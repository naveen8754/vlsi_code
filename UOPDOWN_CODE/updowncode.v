==> flow/design.v <==
`timescale 1ns / 1ps
module updowncode(
    input clk,rst,up,
output reg [7:0] c);
always @(posedge clk, negedge rst) 
begin
if (!rst) begin
c <= 2'b0;
end
else if (up) begin
c <= c + 1;
end
else begin
c<= c - 1;
end
end
endmodule
* Reports on updowncode
The steps from the RTL of updowncode to its reports follow in flow order. Lines are those of the file above, counted from 1. Operators carry their Yosys type and port widths (W data, S select, Z words). Library cell names are shortened. A cell with -- has no value.
Design: design top updowncode, clock input clk, standard-cell library sky130hd, timing corner tt_025C_1v80

* After elaboration
Counts by Yosys on the flattened word-level netlist (proc, flatten, opt, wreduce; memories kept). Register bits leave out memories and registers merged into their read ports (data or address); mux counts leave out enables and synchronous resets folded into registers. Print and check cells are left out. Cells with the same type and inputs are merged into one.
Cells by class: add/sub/neg operators 2, $mul 0, divide/modulo/power cells 0, order comparisons 0, eq/ne operators 0, shift-type cells 0, muxes and demuxes 1, bitwise logic cells 0, reduce/logical cells 0
Operators with widths (count):
- $add A8 B1 Y8 const B | 1
- $sub A8 B1 Y8 const B | 1
- $mux W8 | 1
Bit counts: flip-flop bits (word level) 8, latch bits 0, bits in writable memories 0, bits in read-only memories 0, clocked read ports x word width 0, memories kept 0, output and inout port bits 8

* Longest topological paths
Longest topological path by Yosys (ltp), each cell counted once; first at word level (registers and memories cut), then after technology mapping (sequential cells cut; the memories' decode and read muxes count).
Logic depth: depth in word-level cells 2, ABC_AREA 0, gate-level depth with buffers 6, depth with buffers taken out 6

* Netlist
The flow's flattened synthesis, as Yosys stat reports it; memories are mapped. The netlist is that of the ABC_AREA named above (0 if unset); the other value can give another one.
Synthesis totals: cells in the netlist 44, cell area after synthesis 0.0004817 mm^2, flip-flop cells 8, buffer cells 0
Cells by type:
- dfrtp_1 | count 8, total area 200.192 um^2
- ha_1 | count 6, total area 75.072 um^2
- xnor2_1 | count 5, total area 43.792 um^2
- a21oi_1 | count 5, total area 25.024 um^2
- fa_1 | count 1, total area 20.019 um^2
- a41oi_2 | count 1, total area 16.266 um^2
- a211oi_2 | count 1, total area 12.512 um^2
- inv_1 | count 3, total area 11.261 um^2
- nand2_1 | count 3, total area 11.261 um^2
- nor2_1 | count 3, total area 11.261 um^2
- o21ai_0 | count 2, total area 10.01 um^2
- xor2_1 | count 1, total area 8.758 um^2
- a211oi_1 | count 1, total area 7.507 um^2
- a21o_1 | count 1, total area 7.507 um^2
- o211ai_1 | count 1, total area 7.507 um^2
- o21bai_1 | count 1, total area 7.507 um^2
- nor2b_1 | count 1, total area 6.256 um^2

* Worst setup path after synthesis
Path of least setup slack by OpenSTA after synthesis, without wires, with an ideal clock, recovery checks aside; 20% of the period is set as input and as output delay. Where synthesis merged equal registers, the netlist keeps one of their names.
Timing path post-synthesis: path kind in2reg, start input port up, end register c[6], period 2180 ps, launch time at the first pin 436 ps, data arrival time 1508 ps, data required time 2100 ps, setup slack 592 ps, path delay 1152 ps, stages on the path 6, buffers on the path 0, synthesis period reached 1588 ps
"path delay" = arrival - input delay + setup time. "stages on the path": output pins that drive a net of the path, with the launching flip-flop's if there is one; two outputs of one cell count as two. "synthesis period reached" = period - worst setup slack (recovery checks aside). The figure is calculated, with input and output delays left at 20% of the set period. Between the ends stands the longest chain of elaborated cells between them, by number of cells; it is not shown to be the way that was timed. Of several equally long chains one is given. A line is the first line of the expression or statement that the cell stems from. Yosys adds cells for indexed reads and writes and turns some case tables into memories. At most two assigning lines are given for a register; there are more.
On the way, post-synthesis: cell sequence inv_1 -> fa_1 -> a21oi_1 -> o211ai_1 -> a21oi_1 -> xnor2_1, length of the longest elaborated chain 1
RTL lines, path post-synthesis:
- start: declaration | line 3 | input clk,rst,up,
- $mux W8 | line 10 | else if (up) begin
- end: assignment | line 11 | c <= c + 1;
- end: assignment | line 14 | c<= c - 1;
- end: declaration | line 4 | output reg [7:0] c);

* Path in the finished layout
Path of least setup slack in the final report of entry A (OpenROAD, finished layout, wires in). Where an end is a register, its clock arrival counts in the times. The report prints the path's times to 10 ps; the period is as set.
Timing path after layout: path kind reg2out, start register c[0], end output port c[0], period 1730 ps, external output delay 350 ps, launch time at the first pin 260 ps, data arrival time 1330 ps, data required time 1380 ps, setup slack 50 ps, stages on the path 3, buffers on the path 2
At most two assigning lines are given for a register; there are more.
On the way, after layout: cell sequence dfrtp_1 -> buf_4 -> clkdlybuf4s50_1, length of the longest elaborated chain 0
RTL lines, path after layout:
- start: declaration | line 4 | output reg [7:0] c);
- start: assignment | line 11 | c <= c + 1;
- start: assignment | line 14 | c<= c - 1;
- end: declaration | line 4

==> results <==
Top module updowncode; platform sky130hd; tools Yosys and OpenROAD; 2 stored runs in no particular order. Input and output delays are each 20% of the period that was set; the output load is 0.01 pF.
"reached clock period" means the clock period less the worst setup slack. The figure is calculated, with input and output delays left at 20% of the set period.
"total power after layout" is the tool's figure for a default switching activity; nothing was simulated.

* Entry A | settings: period_ns 1.73; CORE_UTILIZATION 44; CAP_MARGIN 20; CORE_MARGIN 2; SLEW_MARGIN 20 | results: std-cell area (final layout) 0.0007945 mm^2; worst setup slack after layout 54 ps; mapped cell area after synthesis 0.0004817 mm^2; total power after layout 1628 uW; area of the die 0.0013753 mm^2; reached clock period 1676 ps
* Entry B | settings: period_ns 2.4; CORE_UTILIZATION 68; SETUP_SLACK_MARGIN 0.66; PLACE_DENSITY_LB_ADDON 0.12; CORE_MARGIN 9; TNS_END_PERCENT 20; ABC_AREA 0; GPL_TIMING_DRIVEN 0; CTS_CLUSTER_SIZE 77; CAP_MARGIN 25; MIN_ROUTING_LAYER met1; SLEW_MARGIN 20 | stopped before the end: floorplanning reported PDN-0185
